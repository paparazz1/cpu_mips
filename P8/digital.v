==> flow/design.v <==
`timescale 1ns / 1ns
module digital(
	 input clk,
	 input reset,
	 input [31:0] data_in,
    input [4:2] Addr, 
	 input enable,
	 output [3:0] sel0,
	 output [3:0] sel1,
	 output sel2,
	 output [7:0] code2,
	 output [7:0] code0,
	 output [7:0] code1,
	 output [31:0] data_return_cpu
    );
	 reg [3:0] led_bit[8:0];
	 reg [7:0] code0_3,code4_7;
	 reg [7:0] led_code[8:0];
	 reg [3:0] sel0_3,sel4_7;
	 reg [31:0] j;
	 integer i;
	 always @ (posedge clk) begin
		 if(reset) begin
			code0_3<=8'h00;
			code4_7<=8'h00;
			sel0_3<=4'h0;
			sel4_7<=4'h0;
			j<=32'h00000000;
			for(i=0;i<9;i=i+1) begin
				led_bit[i]<=4'b0000;
				led_code[i]<=8'h00;
			end
		 end
		 else begin
		   if(enable)begin
		     if(Addr==3'b110) begin
					led_bit[0]<=data_in[3:0];
					led_bit[1]<=data_in[7:4];
					led_bit[2]<=data_in[11:8];
					led_bit[3]<=data_in[15:12];
					led_bit[4]<=data_in[19:16];
					led_bit[5]<=data_in[23:20];
					led_bit[6]<=data_in[27:24];
					led_bit[7]<=data_in[31:28];
			  end
			  else begin
			      led_bit[8]<=data_in[3:0];
			  end
		   end
		   for(i=0;i<9;i=i+1)begin
				case(led_bit[i])
					4'b0000:led_code[i]<=8'b01111110;
					4'b0001:led_code[i]<=8'b00110000;
					4'b0010:led_code[i]<=8'b01101101;
					4'b0011:led_code[i]<=8'b01111001;
					4'b0100:led_code[i]<=8'b00110011;
					4'b0101:led_code[i]<=8'b01011011;
					4'b0110:led_code[i]<=8'b01011111;
					4'b0111:led_code[i]<=8'b01110000;
					4'b1000:led_code[i]<=8'b01111111;
					4'b1001:led_code[i]<=8'b01111011;
					4'b1010:led_code[i]<=8'b01110111;
					4'b1011:led_code[i]<=8'b00011111;
					4'b1100:led_code[i]<=8'b01001110;
					4'b1101:led_code[i]<=8'b00111101;
					4'b1110:led_code[i]<=8'b01001111;
					4'b1111:led_code[i]<=8'b01000111;
				endcase
			end
			j<=(j+1)%80;
			if(j<=20)begin
				sel0_3<=4'b0001;
				sel4_7<=4'b0001;
				code0_3<=led_code[0];
				code4_7<=led_code[4];
			end
			else if(j<=40)begin
				sel0_3<=4'b0010;
				sel4_7<=4'b0010;
				code0_3<=led_code[1];
				code4_7<=led_code[5];
			end
			else if(j<=60)begin
				sel0_3<=4'b0100;
				sel4_7<=4'b0100;
				code0_3<=led_code[2];
				code4_7<=led_code[6];
			end
			else begin
				sel0_3<=4'b1000;
				sel4_7<=4'b1000;
				code0_3<=led_code[3];
				code4_7<=led_code[7];
			end
		end
	 end
	 assign code2=~led_code[8];
	 assign sel0=sel0_3;
	 assign sel1=sel4_7;
	 assign sel2=(j>40)?1'b0:1'b1;
	 assign code0=~code0_3; 
	 assign code1=~code4_7; 
	 assign data_return_cpu=(Addr==3'b110)?{led_bit[7],led_bit[6],led_bit[5],led_bit[4],
					            led_bit[3],led_bit[2],led_bit[1],led_bit[0]}:
					            {28'h0000000,led_bit[8]};
endmodule
* Reports on digital
What the tools print for digital, step after step. Lines are those of the file above, counted from 1. Operators carry their Yosys type and port widths (W data, S select, Z words). The mark n/a stands for no value.
Set-up: top digital, clock input clk, library sky130hd, corner tt_025C_1v80

* Word level
Counts by Yosys on the flattened word-level netlist (proc, flatten, opt, wreduce). Print and check cells are left out. Cells with the same type and inputs are merged into one. Yosys's memory passes give these memory sizes; they may raise the number of words (mostly to a power of two), join words into wider ones and drop unused or constant bits.
Word-level totals: memory cells 9, memory bits (read-only) 1008, output and inout bits 65, word width x clocked read ports 63, word-level cells 59, register bits 160
Operators by class: bitwise operators 4, eq/ne operators 1, reductions and logical operators 4, order comparisons 4, mux-type cells 11, divide/modulo/power cells 1, add/sub/neg operators 1
Memory list:
- (name not given) | words 16, bits a word 7, read ports 1, write ports 0, line 51 | case(led_bit[i])
- (name not given) | words 16, bits a word 7, read ports 1, write ports 0, line 51
- (name not given) | words 16, bits a word 7, read ports 1, write ports 0, line 51
- (name not given) | words 16, bits a word 7, read ports 1, write ports 0, line 51
- (name not given) | words 16, bits a word 7, read ports 1, write ports 0, line 51
- (name not given) | words 16, bits a word 7, read ports 1, write ports 0, line 51
Further memories, not shown: 3.
Operators with widths (count):
- $mod A32 B7 Y32 const B | 1
- $le A32 B6 Y1 const B | 2
- $mux W8 | 6
- $add A32 B1 Y32 const B | 1
- $le A32 B5 Y1 const B | 1
- $gt A32 B6 Y1 const B | 1
- $mux W32 | 1
- $not A8 Y8 | 3
- $reduce_and A2 Y1 | 2
- $mux W4 | 1
- $eq A3 B3 Y1 const B | 1
- $reduce_or A3 Y1 | 1
- $reduce_or A2 Y1 | 1
- $mux W2 | 1
- $mux W1 | 2
- $not A1 Y1 | 1

* Depth
Depth = most cells in a row (Yosys ltp): at word level without a register or memory, in the mapped netlist without a sequential cell, where the memories' decode and read muxes count.
Depth: depth in word-level cells 4, ABC_AREA 0, depth in mapped cells 43

* Mapped cells and area
Source: synth_stat.txt of the flow (Yosys; design flattened, memories mapped). It holds for the ABC_AREA given above (unset counts as 0); a run with the other value may have another netlist.
Cell types:
- sky130_fd_sc_hd__dfxtp_1 | count 149, total area 2.98E+03 µm²
- sky130_fd_sc_hd__ha_1 | count 65, total area 813.28 µm²
- sky130_fd_sc_hd__nand2_1 | count 159, total area 596.822 µm²
- sky130_fd_sc_hd__a21oi_1 | count 103, total area 515.494 µm²
- sky130_fd_sc_hd__nor2_1 | count 115, total area 431.664 µm²
- sky130_fd_sc_hd__nand2b_1 | count 52, total area 325.312 µm²
- sky130_fd_sc_hd__xnor2_1 | count 31, total area 271.51 µm²
- sky130_fd_sc_hd__and2_1 | count 43, total area 269.008 µm²
- sky130_fd_sc_hd__clkbuf_1 | count 67, total area 251.491 µm²
- sky130_fd_sc_hd__a31oi_1 | count 40, total area 250.24 µm²
- sky130_fd_sc_hd__nand3_1 | count 43, total area 215.206 µm²
- sky130_fd_sc_hd__xor2_1 | count 23, total area 201.443 µm²
- sky130_fd_sc_hd__nor3_1 | count 39, total area 195.187 µm²
- sky130_fd_sc_hd__o21ai_0 | count 39, total area 195.187 µm²
- sky130_fd_sc_hd__nand4_1 | count 30, total area 187.68 µm²
- sky130_fd_sc_hd__a221o_1 | count 18, total area 180.173 µm²
- sky130_fd_sc_hd__mux2i_1 | count 18, total area 180.173 µm²
- sky130_fd_sc_hd__inv_1 | count 44, total area 165.158 µm²
Other cell types: 73; their cells: 381.
Synthesis totals: buffer cells 97, mapped area 11292.1 µm², sequential area 2982.9 µm², flip-flops 149, cell count 1459

* Path before layout
OpenSTA on the mapped netlist: ideal clock, no wires. The path of least setup slack (recovery checks aside). Input and output delay are each 20% of the period. Register names are those of the netlist, which keeps one name where synthesis merged equal registers.
Timing path post-synthesis: path type reg2reg, start register j[0], end register j[5], path delay 9914 ps, clock period 12100 ps, driving pins on the path 40, setup time 70 ps, arrival time 9844 ps, launch time at the first pin 0 ps, path slack 2185 ps, synthesis period reached 9915 ps
"path delay" is the arrival time less input delay plus setup time. "driving pins on the path" counts driving pins, that of a launching flip-flop among them; a cell with two outputs on the path counts twice. "synthesis period reached" = period - worst setup slack (recovery checks aside). The figure is calculated, with input and output delays left at 20% of the set period. The rows between start and end are the longest chain of elaborated cells between them; the timing report does not say that the signal goes this way. Where chains are equally long, one stands for them. Each line given opens the expression or statement behind the cell; cells for indexed reads and writes are added by Yosys, which also makes memories of some case tables.
Between the ends, post-synthesis: path through sky130_fd_sc_hd__dfxtp_1 -> sky130_fd_sc_hd__ha_1 -> sky130_fd_sc_hd__nand4_1 -> sky130_fd_sc_hd__or4_4 -> sky130_fd_sc_hd__buf_6 -> sky130_fd_sc_hd__or4_4 -> sky130_fd_sc_hd__nand2_2 -> sky130_fd_sc_hd__mux2i_1 -> sky130_fd_sc_hd__a222oi_1 -> sky130_fd_sc_hd__buf_4 -> sky130_fd_sc_hd__nor2_1 -> sky130_fd_sc_hd__a221oi_2 -> sky130_fd_sc_hd__nand3b_4 -> sky130_fd_sc_hd__o311a_1 -> sky130_fd_sc_hd__a31oi_4 -> sky130_fd_sc_hd__mux2i_1 -> sky130_fd_sc_hd__or3_1 -> sky130_fd_sc_hd__a31oi_2 -> [... 4 more ...] -> sky130_fd_sc_hd__o32ai_1 -> sky130_fd_sc_hd__a221oi_1 -> sky130_fd_sc_hd__nand2_2 -> sky130_fd_sc_hd__and3_1 -> sky130_fd_sc_hd__or4_1 -> sky130_fd_sc_hd__a221o_1 -> sky130_fd_sc_hd__or4_4 -> sky130_fd_sc_hd__nand4_2 -> sky130_fd_sc_hd__o221ai_1 -> sky130_fd_sc_hd__and2_1 -> sky130_fd_sc_hd__o22ai_4 -> sky130_fd_sc_hd__o22ai_1 -> sky130_fd_sc_hd__a211o_1 -> sky130_fd_sc_hd__o21a_1 -> sky130_fd_sc_hd__o311ai_2 -> sky130_fd_sc_hd__a32oi_1 -> sky130_fd_sc_hd__or3_1 -> sky130_fd_sc_hd__a21oi_1, cells in the longest elaborated chain 2, elaborated cells between the ends (all ways) 2, those cells by class add/sub: 1; div: 1
Ends and longest elaborated chain, post-synthesis:
- start: declaration | line 20 | reg [31:0] j;
- start: assignment | line 28 | j<=32'h00000000;
- start: assignment | line 70 | j<=(j+1)%80;
- $add A32 B1 Y32 | line 70
- $mod A32 B7 Y32 | line 70
- end: assignment | line 28
- end: assignment | line 70
- end: declaration | line 20

* Timing after layout
Path of least setup slack in the final report of run 1 (OpenROAD, finished layout, wires in). Where an end is a register, its clock arrival counts in the times. The report prints the path's times to 10 ps; the period is as set.
Timing path after layout: path type reg2reg, start register j[9], end register j[4], setup time 130 ps, driving pins on the path 46, arrival time 10650 ps, launch time at the first pin 440 ps, clock period 12600 ps, path slack 2250 ps
The rows between start and end are the longest chain of elaborated cells between them; the timing report does not say that the signal goes this way. Where chains are equally long, one stands for them.
Between the ends, after layout: path through sky130_fd_sc_hd__dfxtp_2 -> sky130_fd_sc_hd__buf_6 -> sky130_fd_sc_hd__nand4_1 -> sky130_fd_sc_hd__or4_4 -> sky130_fd_sc_hd__or4_4 -> sky130_fd_sc_hd__o211a_4 -> sky130_fd_sc_hd__o211ai_1 -> sky130_fd_sc_hd__buf_4 -> sky130_fd_sc_hd__a41oi_4 -> sky130_fd_sc_hd__a21o_1 -> sky130_fd_sc_hd__buf_6 -> sky130_fd_sc_hd__nor4_4 -> sky130_fd_sc_hd__a31oi_2 -> sky130_fd_sc_hd__a21oi_2 -> sky130_fd_sc_hd__buf_4 -> sky130_fd_sc_hd__a2bb2oi_4 -> sky130_fd_sc_hd__buf_6 -> sky130_fd_sc_hd__a22oi_1 -> [... 10 more ...] -> sky130_fd_sc_hd__a22o_1 -> sky130_fd_sc_hd__nor3_4 -> sky130_fd_sc_hd__or4_1 -> sky130_fd_sc_hd__a221o_2 -> sky130_fd_sc_hd__or4_4 -> sky130_fd_sc_hd__and4_4 -> sky130_fd_sc_hd__a21oi_4 -> sky130_fd_sc_hd__o2111a_2 -> sky130_fd_sc_hd__o22ai_4 -> sky130_fd_sc_hd__a211o_1 -> sky130_fd_sc_hd__a211o_1 -> sky130_fd_sc_hd__buf_4 -> sky130_fd_sc_hd__o211ai_1 -> sky130_fd_sc_hd__o311ai_4 -> sky130_fd_sc_hd__a32oi_2 -> sky130_fd_sc_hd__buf_4 -> sky130_fd_sc_hd__xnor2_1 -> sky130_fd_sc_hd__nor2_1, cells in the longest elaborated chain 2, elaborated cells between the ends (all ways) 2, those cells by class add/sub: 1; div: 1
Ends and longest elaborated chain, after layout:
- start: declaration | line 20 | reg [31:0] j;
- start: assignment | line 28 | j<=32'h00000000;
- start: assignment | line 70 | j<=(j+1)%80;
- $add A32 B1 Y32 | line 70
- $mod A32 B7 Y32 | line 70
- end: assignment | line 28
- end: assignment | line 70
- end: declaration | line 20

Stored flow runs of digital (2 of them; Yosys, OpenROAD, sky130hd). They differ in their settings and are not a sequence. Constraints: input delay and output delay 20% of the set period each, output load 0.01 pF.
"achieved period" means the clock period less the worst setup slack. The figure is calculated, with input and output delays left at 20% of the set period.
"allowed time less slack (worst setup path)" is the time allowed to the run's worst setup path (the clock period less input and output delay, where it has them) less its slack. Clock arrival times count: a late capture clock shortens it, a late launch clock lengthens it.
"total power of the final layout": no workload was simulated; the value follows from the tool's default switching activity.
"allowed time less slack (worst setup path)" is known to 10 ps.

[run 1] flow files
==> flow/run.sh <==
#!/bin/bash
# the make line also repeats the synthesis and layout settings of config.mk as NAME=value (left out here)
make -C /OpenROAD-flow-scripts/flow DESIGN_CONFIG=/design/flow/config.mk WORK_HOME=/design/flow/orfs CLKGATE_MAP_FILE= finish
==> flow/config.mk <==
export PLATFORM = sky130hd
export DESIGN_NAME = digital
export DESIGN_NICKNAME = digital
export VERILOG_FILES = /design/flow/design.v
export SDC_FILE = /design/flow/constraint.sdc
export NUM_CORES = 4
export LEC_CHECK = 0
export CAP_MARGIN = 20
export CELL_PAD_IN_SITES_GLOBAL_PLACEMENT = 3
export CORE_ASPECT_RATIO = 1.43
export CORE_MARGIN = 2
export CORE_UTILIZATION = 34
export GPL_ROUTABILITY_DRIVEN = 0
export GPL_TIMING_DRIVEN = 0
export MAX_ROUTING_LAYER = met5
export MIN_ROUTING_LAYER = met2
export PLACE_DENSITY_LB_ADDON = 0.04
export SETUP_SLACK_MARGIN = 3.41
export SLEW_MARGIN = 25
==> flow/constraint.sdc <==
create_clock -name core_clock -period 12.6 [get_ports {clk}]
set_input_delay 2.5200 -clock core_clock [delete_from_list [all_inputs] [get_ports {clk}]]
set_output_delay 2.5200 -clock core_clock [all_outputs]
set_load 0.01 [all_outputs]

[run 1] result: cell area after synthesis 11,292.1 µm²; die outline area 34,709.9 µm²; std-cell area (final layout) 15,726.3 µm²; post-route utilization 48.2 %; worst setup slack after layout 2,252 ps; total negative slack on setup checks 0 ps; lowest hold slack 451 ps; total power of the final layout 2,191 µW; achieved period 10,348 ps; allowed time less slack (worst setup path) 10,350 ps; kind of the worst setup path reg2reg

[run 2] flow files
==> flow/run.sh <==
#!/bin/bash
# the make line also repeats the synthesis and layout settings of config.mk as NAME=value (left out here)
make -C /OpenROAD-flow-scripts/flow DESIGN_CONFIG=/design/flow/config.mk WORK_HOME=/design/flow/orfs CLKGATE_MAP_FILE= finish
==> flow/config.mk <==
export PLATFORM = sky130hd
export DESIGN_NAME = digital
export DESIGN_NICKNAME = digital
export VERILOG_FILES = /design/flow/design.v
export SDC_FILE = /design/flow/constraint.sdc
export NUM_CORES = 4
export LEC_CHECK = 0
export CAP_MARGIN = 40
export CELL_PAD_IN_SITES_DETAIL_PLACEMENT = 2
export CORE_ASPECT_RATIO = 1.08
export CORE_MARGIN = 4
export CORE_UTILIZATION = 43
export CTS_CLUSTER_SIZE = 13
export GPL_ROUTABILITY_DRIVEN = 1
export HOLD_SLACK_MARGIN = 0.15
export PLACE_DENSITY = 0.35
export SETUP_SLACK_MARGIN = -0.44
export SLEW_MARGIN = 20
==> flow/constraint.sdc <==
create_clock -name core_clock -period 10.0 [get_ports {clk}]
set_input_delay 2.0000 -clock core_clock [delete_from_list [all_inputs] [get_ports {clk}]]
set_output_delay 2.0000 -clock core_clock [all_outputs]
set_load 0.01 [all_outputs]

[run 2] result: unfinished; error DPL-0033 in placement
